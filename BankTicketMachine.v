==> flow/design.v <==
module BankTicketMachine (
    input clk,                    
    input reset,                  
    input [3:0] officer_button,   
    output [6:0] seg_ticket,      
    output [6:0] seg_officer,     
    output [6:0] seg_service,     
    output [6:0] seg_waiting      
);
    wire [6:0] ticket_number;         
    wire [1:0] officer_number;        
    wire [3:0] waiting_customers;     
    wire [1:0] service_type;          
    fsm fsm_inst (
        .clk(clk),
        .reset(reset),
        .officer_button(officer_button),
        .ticket_number(ticket_number),
        .officer_number(officer_number),
        .waiting_customers(waiting_customers),
        .service_type(service_type)   
    );
    seven_segment_display display_inst (
        .ticket_number(ticket_number),
        .officer_number(officer_number),
        .service_type(service_type),     
        .waiting_customers(waiting_customers),   
        .seg_ticket(seg_ticket),
        .seg_officer(seg_officer),
        .seg_service(seg_service),       
        .seg_waiting(seg_waiting)        
    );
endmodule
module fsm (
    input clk,                     
    input reset,                   
    input [3:0] officer_button,    
    output reg [6:0] ticket_number,       
    output reg [1:0] officer_number,      
    output reg [3:0] waiting_customers,   
    output reg [1:0] service_type         
);
    parameter IDLE = 2'b00, DISPENSE_TICKET = 2'b01, UPDATE_DISPLAY = 2'b10;
    reg [1:0] current_state, next_state;   
    always @(posedge clk or posedge reset) begin
        if (reset)
            current_state <= IDLE;   
        else
            current_state <= next_state;   
    end
    always @(*) begin
        next_state = current_state;   
        case (current_state)
            IDLE: begin
                if (officer_button != 4'b0000) begin
                    next_state = DISPENSE_TICKET;   
                end else begin
                    next_state = IDLE;   
                end
            end
            DISPENSE_TICKET: begin
                next_state = UPDATE_DISPLAY;   
            end
            UPDATE_DISPLAY: begin
                next_state = IDLE;   
            end
            default: begin
                next_state = IDLE;   
            end
        endcase
    end
    always @(posedge clk or posedge reset) begin
        if (reset) begin
            ticket_number <= 7'b0000000;   
            waiting_customers <= 4'b0000;   
            officer_number <= 2'b00;   
            service_type <= 2'b00;   
        end else if (current_state == DISPENSE_TICKET) begin
            ticket_number <= ticket_number + 1;   
            waiting_customers <= waiting_customers + 1;   
            officer_number <= (officer_button[0]) ? 2'b00 :
                              (officer_button[1]) ? 2'b01 :
                              (officer_button[2]) ? 2'b10 :
                              (officer_button[3]) ? 2'b11 : officer_number;
            service_type <= (officer_button[0]) ? 2'b00 :   
                            (officer_button[1]) ? 2'b01 :   
                            (officer_button[2]) ? 2'b10 :   
                            (officer_button[3]) ? 2'b11 : service_type;   
        end else begin
            ticket_number <= ticket_number;
            waiting_customers <= waiting_customers;
            officer_number <= officer_number;
            service_type <= service_type;
        end
    end
endmodule
module seven_segment_display (
    input [6:0] ticket_number,       
    input [1:0] officer_number,      
    input [1:0] service_type,        
    input [3:0] waiting_customers,   
    output reg [6:0] seg_ticket,     
    output reg [6:0] seg_officer,    
    output reg [6:0] seg_service,    
    output reg [6:0] seg_waiting     
);
    always @(*) begin
        case (ticket_number)
            7'b0000000: seg_ticket = 7'b1000000;  
            7'b0000001: seg_ticket = 7'b1111001;  
            7'b0000010: seg_ticket = 7'b0100100;  
            7'b0000011: seg_ticket = 7'b0110000;  
            7'b0000100: seg_ticket = 7'b0011001;  
            7'b0000101: seg_ticket = 7'b0010010;  
            7'b0000110: seg_ticket = 7'b0000010;  
            7'b0000111: seg_ticket = 7'b1111000;  
            default: seg_ticket = 7'b0000000;     
        endcase
    end
    always @(*) begin
        case (officer_number)
            2'b00: seg_officer = 7'b1000000;  
            2'b01: seg_officer = 7'b1111001;  
            2'b10: seg_officer = 7'b0100100;  
            2'b11: seg_officer = 7'b0110000;  
            default: seg_officer = 7'b0000000;  
        endcase
    end
    always @(*) begin
        case (service_type)
            2'b00: seg_service = 7'b1110111;  
            2'b01: seg_service = 7'b0011100;  
            2'b10: seg_service = 7'b0000110;  
            2'b11: seg_service = 7'b0100001;  
            default: seg_service = 7'b0000000;  
        endcase
    end
    always @(*) begin
        case (waiting_customers)
            4'b0000: seg_waiting = 7'b1000000;  
            4'b0001: seg_waiting = 7'b1111001;  
            4'b0010: seg_waiting = 7'b0100100;  
            4'b0011: seg_waiting = 7'b0110000;  
            4'b0100: seg_waiting = 7'b0011001;  
            4'b0101: seg_waiting = 7'b0010010;  
            4'b0110: seg_waiting = 7'b0000010;  
            4'b0111: seg_waiting = 7'b1111000;  
            default: seg_waiting = 7'b0000000;  
        endcase
    end
endmodule
### Tool chain data of BankTicketMachine

Tool output for the design above, in the order of the flow.
Lines are those of the file above, counted from 1.
Library cell names are shortened.
Not given: n/a

| set-up | value |
|---|---|
| top module | BankTicketMachine |
| clock | clk |
| cell library | sky130hd |
| timing corner | tt_025C_1v80 |

### Elaborated design

Source: Yosys, flattened and elaborated, memories not mapped. Widths are those after wreduce. Registers that Yosys merges into a memory's read port (data or address) are not register bits. Print and check cells do not count. Equal cells are merged and count once.
Memory sizes are those after Yosys's memory passes, which may raise the word count (mostly to a power of two), join words into wider ones and drop unused or constant bits.

| storage and ports | value |
|---|---|
| register bits after elaboration | 15 |
| bits in latches | 0 |
| bits in writable memories | 0 |
| ROM bits | 112 |
| clocked read ports x word width | 0 |
| memories kept | 2 |

Memories:

| name | depth | width | read ports | wr ports | RTL line | source |
|---|---|---|---|---|---|---|
| (name not given) | 8 | 7 | 1 | 0 | 139 | `case (waiting_customers)` |
| (name not given) | 8 | 7 | 1 | 0 | 108 | `case (ticket_number)` |

| operators by class | value |
|---|---|
| $add $sub $neg | 2 |
| multipliers | 0 |
| divide/modulo/power cells | 0 |
| magnitude comparators | 0 |
| equality and inequality tests | 4 |
| shift operators | 0 |
| mux-type cells | 10 |
| bitwise gates (word level) | 0 |
| reductions and logical operators | 5 |

Operators by type and width:

| cell | count |
|---|---|
| parallel mux 7 bit (select 4 bit) | 2 |
| 2-to-1 mux 7 bit | 2 |
| 2-to-1 mux 2 bit | 4 |
| adder 7 x 1 -> 7 bit with constant B | 1 |
| equality test 2 x 1 -> 1 bit with constant B | 2 |
| equality test 2 bit with constant B | 2 |
| zero test 2 bit | 2 |
| adder 4 x 1 -> 4 bit with constant B | 1 |
| zero test 4 bit | 1 |
| nonzero test 4 bit | 1 |
| parallel mux 2 bit (select 2 bit) | 1 |
| AND reduction 2 bit | 1 |
| 2-to-1 mux 1 bit | 1 |

### Depth

Depth = most cells in a row (Yosys ltp): at word level without a register or memory, in the mapped netlist without a sequential cell, where the memories' decode and read muxes count.

| logic depth | value |
|---|---|
| depth in word-level cells | 4 |
| ABC_AREA | 0 |
| mapped depth | 5 |
| depth with buffers taken out | 5 |

### Netlist

The flow's flattened synthesis, as Yosys stat reports it; memories are mapped. The netlist is that of the ABC_AREA named above (0 if unset); the other value can give another one.
The area totals of this step are shown rounded.

Cells by type:

| type | count | total area (µm²) |
|---|---|---|
| dfrtp_1 | 19 | 475.456 |
| ha_1 | 10 | 125.12 |
| nor2_1 | 23 | 86.333 |
| nand2_1 | 13 | 48.797 |
| xnor2_1 | 5 | 43.792 |
| xor2_1 | 4 | 35.034 |
| a21oi_1 | 6 | 30.029 |
| dfstp_2 | 1 | 26.275 |
| buf_4 | 3 | 22.522 |
| clkbuf_1 | 6 | 22.522 |
| mux2i_1 | 2 | 20.019 |
| o21ai_0 | 4 | 20.019 |
| inv_1 | 5 | 18.768 |
| nand4_1 | 3 | 18.768 |
| or2_2 | 3 | 18.768 |
| a21o_1 | 2 | 15.014 |
| o21bai_1 | 2 | 15.014 |
| o31ai_1 | 2 | 15.014 |

Other cell types: 15; their cells: 16.

| synthesis totals | value |
|---|---|
| cells in the netlist | 129 |
| chip area (Yosys) | 1180 µm² |
| sequential part of the area | 502 µm² |
| mapped flip-flops | 20 |

The figures by module come from a second, unflattened synthesis with its own total; it is not the netlist above.

| unflattened totals | value |
|---|---|
| cell total of the unflattened synthesis | 118 |
| area (unflattened synthesis) | 1120 µm² |

Each row is one instance without its submodules.

Modules:

| module | instances | cells | area (µm²) | sequential area (µm²) |
|---|---|---|---|---|
| fsm | 1 | 52 | 662 | 402 |
| seven_segment_display | 1 | 66 | 460 | 0.0 |
| BankTicketMachine | 1 | 0 | 0.0 | 0.0 |

### Timing after synthesis

Path of least setup slack by OpenSTA after synthesis, without wires, with an ideal clock, recovery checks aside; 20% of the period is set as input and as output delay. Where synthesis merged equal registers, the netlist keeps one of their names.

| path post-synthesis | value |
|---|---|
| path type | flip-flop to output port |
| start point | register fsm_inst.ticket_number[4] |
| end point | output seg_ticket[2] |
| clock period | 2.46 ns |
| time at the first pin | 0.000 ns |
| arrival | 1.275 ns |
| slack | 0.693 ns |
| delay of the path | 1.275 ns |
| driving pins on the path | 4 |
| period reached after synthesis | 1.767 ns |

"delay of the path" is the arrival time less input delay plus setup time.
At an output port there is no setup time.
"driving pins on the path": output pins that drive a net of the path, with the launching flip-flop's if there is one; two outputs of one cell count as two.
"period reached after synthesis" is the clock period less the worst setup slack; recovery checks do not enter. This is arithmetic on one report: input and output delays are still those of the set period (20% each).
Between the ends stands the longest chain of elaborated cells between them, by number of cells; it is not shown to be the way that was timed. Of several equally long chains one is given.
A line is the first line of the expression or statement that the cell stems from. Yosys adds cells for indexed reads and writes and turns some case tables into memories.
At most two assigning lines are given for a register; there are more.

| on the way, post-synthesis | value |
|---|---|
| cell sequence | dfrtp_1 or4_4 buf_6 nor3b_2 |
| length of the longest elaborated chain | 2 |
| elaborated cells on any way between the ends | 2 |
| RTL lines with such cells | 1 |
| classes of those cells | mux: 1; reduce/logical: 1 |

RTL lines, path post-synthesis:

| item | RTL line | source |
|---|---|---|
| from (decl) | 38 | `output reg [6:0] ticket_number,` |
| from (assign) | 79 | `ticket_number <= ticket_number + 1;` |
| from (assign) | 90 | `ticket_number <= ticket_number;` |
| zero test 4 bit | 108 | `case (ticket_number)` |
| 2-to-1 mux 7 bit | 108 |  |
| to (decl) | 5 | `output [6:0] seg_ticket,` |

### Worst path after layout

From the final timing report of run 1: the path of least setup slack in the routed layout; clock arrival at registers is part of the times.

| path post-layout | value |
|---|---|
| path type | flip-flop to output port |
| start point | register fsm_inst.ticket_number[6] |
| end point | output seg_ticket[2] |
| clock period | 2.06 ns |
| time at the first pin | 0.25 ns |
| arrival | 1.59 ns |
| slack | 0.06 ns |
| driving pins on the path | 4 |

Between the ends stands the longest chain of elaborated cells between them, by number of cells; it is not shown to be the way that was timed. Of several equally long chains one is given.
At most two assigning lines are given for a register; there are more.

| on the way, post-layout | value |
|---|---|
| cell sequence | dfrtp_1 or4_4 nor3b_2 buf_2 |
| length of the longest elaborated chain | 2 |
| elaborated cells on any way between the ends | 2 |
| RTL lines with such cells | 1 |
| classes of those cells | mux: 1; reduce/logical: 1 |

RTL lines, path post-layout:

| item | RTL line | source |
|---|---|---|
| from (decl) | 38 | `output reg [6:0] ticket_number,` |
| from (assign) | 79 | `ticket_number <= ticket_number + 1;` |
| from (assign) | 90 | `ticket_number <= ticket_number;` |
| zero test 4 bit | 108 | `case (ticket_number)` |
| 2-to-1 mux 7 bit | 108 |  |
| to (decl) | 5 | `output [6:0] seg_ticket,` |

==> results <==
Measured data: module BankTicketMachine, platform sky130hd, 2 stored runs of the flow under differing settings, order arbitrary. Input and output delays are each 20% of the period that was set; the output load is 0.01 pF.
"period achieved" means the clock period less the worst setup slack. The figure is calculated, with input and output delays left at 20% of the set period.
The measured numbers are rounded.
Settings: - = not set for that run.

| setting or result | run 1 | run 2 |
|---|---|---|
| period_ns | 2.06 | 2.52 |
| CORE_UTILIZATION | 38 | 45 |
| SETUP_SLACK_MARGIN | 0.11 | 0.65 |
| PLACE_DENSITY | 0.82 | 0.48 |
| CORE_ASPECT_RATIO | 1.46 | - |
| CORE_MARGIN | 8 | 2 |
| GPL_ROUTABILITY_DRIVEN | 0 | - |
| SLEW_MARGIN | 20 | 35 |
| MAX_ROUTING_LAYER | met5 | - |
| CAP_MARGIN | 20 | 20 |
| CELL_PAD_IN_SITES_DETAIL_PLACEMENT | - | 0 |
| ABC_AREA | - | 1 |
| MIN_ROUTING_LAYER | - | met2 |
| post-synthesis cell area (µm²) | 1180 | 1210 |
| die footprint (µm²) | 5180 | 3110 |
| standard-cell area after routing (µm²) | 1690 | 1800 |
| utilization after routing | 0.57 | 0.719 |
| lowest setup slack (ns) | 0.055 | 0.547 |
| total negative setup slack (ns) | 0.000 | 0.000 |
| post-route worst hold slack (ns) | 0.447 | 0.460 |
| period achieved (ns) | 2.005 | 1.973 |
